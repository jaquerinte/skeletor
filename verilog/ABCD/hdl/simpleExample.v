==> flow/design.v <==
module a #(
        parameter integer TransAddrSize  = 32,   
        parameter integer AddrSize  = 32         
    )
    (
        input rst_i,                           
        input clk_i,                           
        input [AddrSize-1:0] addr_i,           
        output [TransAddrSize-1:0] taddr_o,    
        output rdy_o                           
    );
    reg [AddrSize-1:0] prev_addr_d;  
    reg prev_rst_d;                  
    reg [TransAddrSize-1:0] taddr_int;
    reg rdy_int;
    assign rdy_o = rdy_int; 
    assign taddr_o = taddr_int;
    always@(posedge clk_i) begin
        if(rst_i) begin
            prev_rst_d <= 1;
            prev_addr_d <= 0;
            rdy_int <= 0;
        end
        else if(prev_rst_d) begin
            prev_rst_d <= 0;
            prev_addr_d <= addr_i;
            taddr_int <= prev_addr_d & addr_i;
            rdy_int <= 0; 
        end
        else begin
            prev_addr_d <= addr_i;
            taddr_int <= prev_addr_d & addr_i;
            rdy_int <= 1; 
        end
    end
endmodule
module b #(
        parameter integer TransAddrSize  = 32,    
        parameter integer AddrSize  = 32          
    )
    (
        input rstn_i,                            
        input clk_i,                             
        input [AddrSize-1:0] addr_i,             
        input [TransAddrSize-1:0] taddr_i,            
        output [TransAddrSize-1:0] taddr_o,      
        output rdy_o                             
    );
    reg [TransAddrSize-1:0] taddr_int;
    reg rdy_int;
    assign rdy_o = rdy_int; 
    assign taddr_o = taddr_int;
    reg [AddrSize-1:0] prev_addr_d;  
    reg prev_rst_d;                  
    always@(posedge clk_i) begin
        if(!rstn_i) begin
            prev_rst_d <= 1;
            prev_addr_d <= 0;
            rdy_int <= 0;
        end
        else if(prev_rst_d) begin
            prev_rst_d <= 0;
            prev_addr_d <= taddr_i;
            taddr_int <= prev_addr_d | addr_i;
            rdy_int <= 0; 
        end
        else begin
            prev_addr_d <= taddr_i;
            taddr_int <= prev_addr_d | addr_i;
            rdy_int <= 1; 
        end
    end
endmodule
module c #(
        parameter integer n  = 2     
    )
    (
        input rst_i,     
        input clk_i,     
        output rdy_o     
    );
    reg rdy_int;
    assign rdy_o = rdy_int; 
    reg [n-1:0] value;
    always@(posedge clk_i) begin
        if(rst_i)
            value<=0;
        else begin
            value<=value+1;
            if({n{1'b0}} == ~value) 
                rdy_int<=1;
            else
                rdy_int<=0;
        end
    end 
endmodule
module d (
        input in1_i,
        input in2_i,
        input in3_i,
        output out_o
    );
    assign out_o = in1_i & in2_i & in3_i;
endmodule
module simpleExample#(
        parameter integer TransAddrSize  = 32, 
        parameter integer AddrSize  = 32         
    )
    (
        input                       clk_i,   
        input                       rst_i,   
        input   [AddrSize-1:0]      addr_i,  
        output  [TransAddrSize-1:0] taddr_o, 
        output                      rdy_o    
    );
    wire [TransAddrSize-1:0] taddr_a_b;   
    wire rdy_a_d;     
    wire rdy_b_d;     
    wire rdy_c_d;  
    a #(
        .TransAddrSize   (TransAddrSize),
        .AddrSize        (AddrSize)
    )
    inst_a(
        .rst_i    (rst_i),
        .clk_i    (clk_i),
        .addr_i   (addr_i),
        .taddr_o  (taddr_a_b),
        .rdy_o    (rdy_a_d)
    );
    b #(
        .TransAddrSize  (TransAddrSize),
        .AddrSize       (AddrSize)
    )
    inst_b(
        .rstn_i     (~rst_i),
        .clk_i      (clk_i),
        .addr_i     (addr_i),
        .taddr_i    (taddr_a_b),
        .taddr_o    (taddr_o),
        .rdy_o      (rdy_b_d)
    );
    c #(
        .n   (2)
    )
    inst_c(
        .rst_i  (rst_i),
        .clk_i  (clk_i),
        .rdy_o  (rdy_c_d)
    );
    d inst_d( 
        .in1_i(rdy_a_d),
        .in2_i(rdy_b_d),
        .in3_i(rdy_c_d),
        .out_o(rdy_o)
    );
endmodule
# Reports on simpleExample
# What the tools print for simpleExample, step after step.
# Line numbers count from 1 in the design file above.
# Cell names lack the library's common part.
# A cell with -- has no value.
# inputs
design,simpleExample
clk_port,clk_i
library,sky130hd
corner,tt_025C_1v80

# After elaboration
# Yosys after proc, flatten, opt, wreduce and memory -nomap, before mapping. Enables and synchronous resets that opt folds into registers are not counted as muxes. Memory bits, and registers merged into a memory's read port (data or address), are not among the register bits. Print and check cells are not counted. Equal cells are merged and count once.
# word_totals
reg_bits,133
input_bits,34
output_inout_bits,33
elab_cells,16
# op_classes
n_addsub,1
muxes,2
bitwise,4
reduce_logical,1
# ops
operator,count
AND 32 bit,1
OR 32 bit,1
adder 2 x 1 -> 2 bit with constant B,1
NOT 2 bit,1
logical NOT 2 bit,1
two-way mux 1 bit,2
AND 1 bit,1

# Logic depth
# Depth = most cells in a row (Yosys ltp): at word level without a register or memory, in the mapped netlist without a sequential cell, where the memories' decode and read muxes count.
# logic_depth
word_depth,3
abc_area,1
ltp_mapped,4
depth_no_buf,3

# Synthesis result
# Yosys stat after the flow's synthesis: flattened, memories mapped to cells. It holds for the ABC_AREA given above (unset counts as 0); a run with the other value may have another netlist.
# Totals and module areas in this step are rounded.
# synth_totals
stdcells,405
synth_area_um2,4370
sequential_area_um2,3310
flip_flops,133
n_buf,8
# types
cell_type,count,type_area_um2
edfxtp_1,65,1.95E+03
dfxtp_1,68,1.36E+03
inv_1,131,491.722
nor2_1,67,251.491
nand2_1,65,243.984
buf_6,3,33.782
buf_2,4,20.019
ha_1,1,12.512
clkbuf_2,1,5.005

# Timing after synthesis
# Source: OpenSTA report_checks on the synthesized netlist (no wires, ideal clock, input and output delay 20% of the period each), path of least setup slack; recovery checks are left aside. Register names are those of the netlist, which keeps one name where synthesis merged equal registers.
# synth_timing
path_kind,input port to flip-flop
startpoint,input rst_i
endpoint,register inst_a.taddr_int[0]
clock_period_ns,2.75
in_delay_ns,0.550
setup_time_ns,0.419
launch_ns,0.550
t_arrival_ns,2.193
t_required_ns,2.331
path_slack_ns,0.138
delay_ns,2.062
driving_pins,4
n_path_buf,3
synth_period_reached_ns,2.612
# "delay_ns" = arrival - input delay + setup time.
# "driving_pins" counts driving pins, that of a launching flip-flop among them; a cell with two outputs on the path counts twice.
# "synth_period_reached_ns" = period - worst setup slack (recovery checks aside). The figure is calculated, with input and output delays left at 20% of the set period.
# synth_between
path_cell_list,clkbuf_2 > buf_6 > buf_6 > inv_1
elab_chain_len,0
cells_between,0
lines_between,0
# synth_lines
item,line_no,rtl
from (decl),111,"input                       rst_i,"
to (assign),27,taddr_int <= prev_addr_d & addr_i;
to (assign),32,taddr_int <= prev_addr_d & addr_i;
to (decl),14,reg [TransAddrSize-1:0] taddr_int;

# Timing after layout
# From the final timing report of flow run 1: the path of least setup slack in the routed layout; clock arrival at registers is part of the times.
# layout_timing
path_kind,flip-flop to output port
startpoint,register inst_b.taddr_int[18]
endpoint,output taddr_o[18]
clock_period_ns,1.66
output_delay_ns,0.33
launch_ns,0.41
t_arrival_ns,1.26
t_required_ns,1.33
path_slack_ns,0.06
driving_pins,2
n_path_buf,1
# layout_between
path_cell_list,edfxtp_1 > clkdlybuf4s50_1
elab_chain_len,0
cells_between,0
lines_between,0
# layout_lines
item,line_no,rtl
from (decl),49,reg [TransAddrSize-1:0] taddr_int;
from (assign),64,taddr_int <= prev_addr_d | addr_i;
from (assign),69,taddr_int <= prev_addr_d | addr_i;
to (decl),113,"output  [TransAddrSize-1:0] taddr_o,"

Subject: simpleExample on sky130hd, stored results

Hello all,

Measured data: module simpleExample, platform sky130hd, 2 stored runs of the flow under differing settings, order arbitrary. Input and output delays are each 20% of the period that was set; the output load is 0.01 pF.
"clock_period_reached_ns" = clock period - worst setup slack. The figure is calculated, with input and output delays left at 20% of the set period.
"critical_path_time_ns" = time allowed to the worst setup path (clock period - input delay - output delay, where it has them) - its slack; a late launch clock adds to it, a late capture clock takes from it.
The results are shown rounded.

Flow run 1, flow files:
==> flow/run.sh <==
#!/bin/bash
# the make line also repeats the synthesis and layout settings of config.mk as NAME=value (left out here)
make -C /OpenROAD-flow-scripts/flow DESIGN_CONFIG=/design/flow/config.mk WORK_HOME=/design/flow/orfs CLKGATE_MAP_FILE= finish
==> flow/config.mk <==
export PLATFORM = sky130hd
export DESIGN_NAME = simpleExample
export DESIGN_NICKNAME = simpleExample
export VERILOG_FILES = /design/flow/design.v
export SDC_FILE = /design/flow/constraint.sdc
export NUM_CORES = 4
export LEC_CHECK = 0
export ABC_AREA = 1
export CAP_MARGIN = 5
export CELL_PAD_IN_SITES_GLOBAL_PLACEMENT = 0
export CORE_MARGIN = 2
export CORE_UTILIZATION = 20
export CTS_CLUSTER_SIZE = 14
export GPL_TIMING_DRIVEN = 0
export MAX_ROUTING_LAYER = met4
export MIN_ROUTING_LAYER = met1
export PLACE_DENSITY_LB_ADDON = 0.06
export SLEW_MARGIN = 20
==> flow/constraint.sdc <==
create_clock -name core_clock -period 1.66 [get_ports {clk_i}]
set_input_delay 0.3320 -clock core_clock [delete_from_list [all_inputs] [get_ports {clk_i}]]
set_output_delay 0.3320 -clock core_clock [all_outputs]
set_load 0.01 [all_outputs]

==> results of flow run 1, as CSV <==
result,value
synthArea_um2,4370
design_die_area_um2,23100
post_route_stdcell_area_um2,6160
setup_ws_ns,0.063
timing.hold.ws_ns,0.402
clock_period_reached_ns,1.597
critical_path_time_ns,1.26
worstPathKind,"flip-flop to output port"

Flow run 2, flow files:
==> flow/run.sh <==
#!/bin/bash
# the make line also repeats the synthesis and layout settings of config.mk as NAME=value (left out here)
make -C /OpenROAD-flow-scripts/flow DESIGN_CONFIG=/design/flow/config.mk WORK_HOME=/design/flow/orfs CLKGATE_MAP_FILE= finish
==> flow/config.mk <==
export PLATFORM = sky130hd
export DESIGN_NAME = simpleExample
export DESIGN_NICKNAME = simpleExample
export VERILOG_FILES = /design/flow/design.v
export SDC_FILE = /design/flow/constraint.sdc
export NUM_CORES = 4
export LEC_CHECK = 0
export CAP_MARGIN = 20
export CORE_MARGIN = 2
export CORE_UTILIZATION = 41
export SLEW_MARGIN = 20
==> flow/constraint.sdc <==
create_clock -name core_clock -period 2.94 [get_ports {clk_i}]
set_input_delay 0.5880 -clock core_clock [delete_from_list [all_inputs] [get_ports {clk_i}]]
set_output_delay 0.5880 -clock core_clock [all_outputs]
set_load 0.01 [all_outputs]

==> results of flow run 2, as CSV <==
result,value
synthArea_um2,4200
design_die_area_um2,11100
post_route_stdcell_area_um2,5590
setup_ws_ns,0.873
timing.hold.ws_ns,0.381
clock_period_reached_ns,2.067
critical_path_time_ns,1.48
worstPathKind,"flip-flop to output port"

Thanks
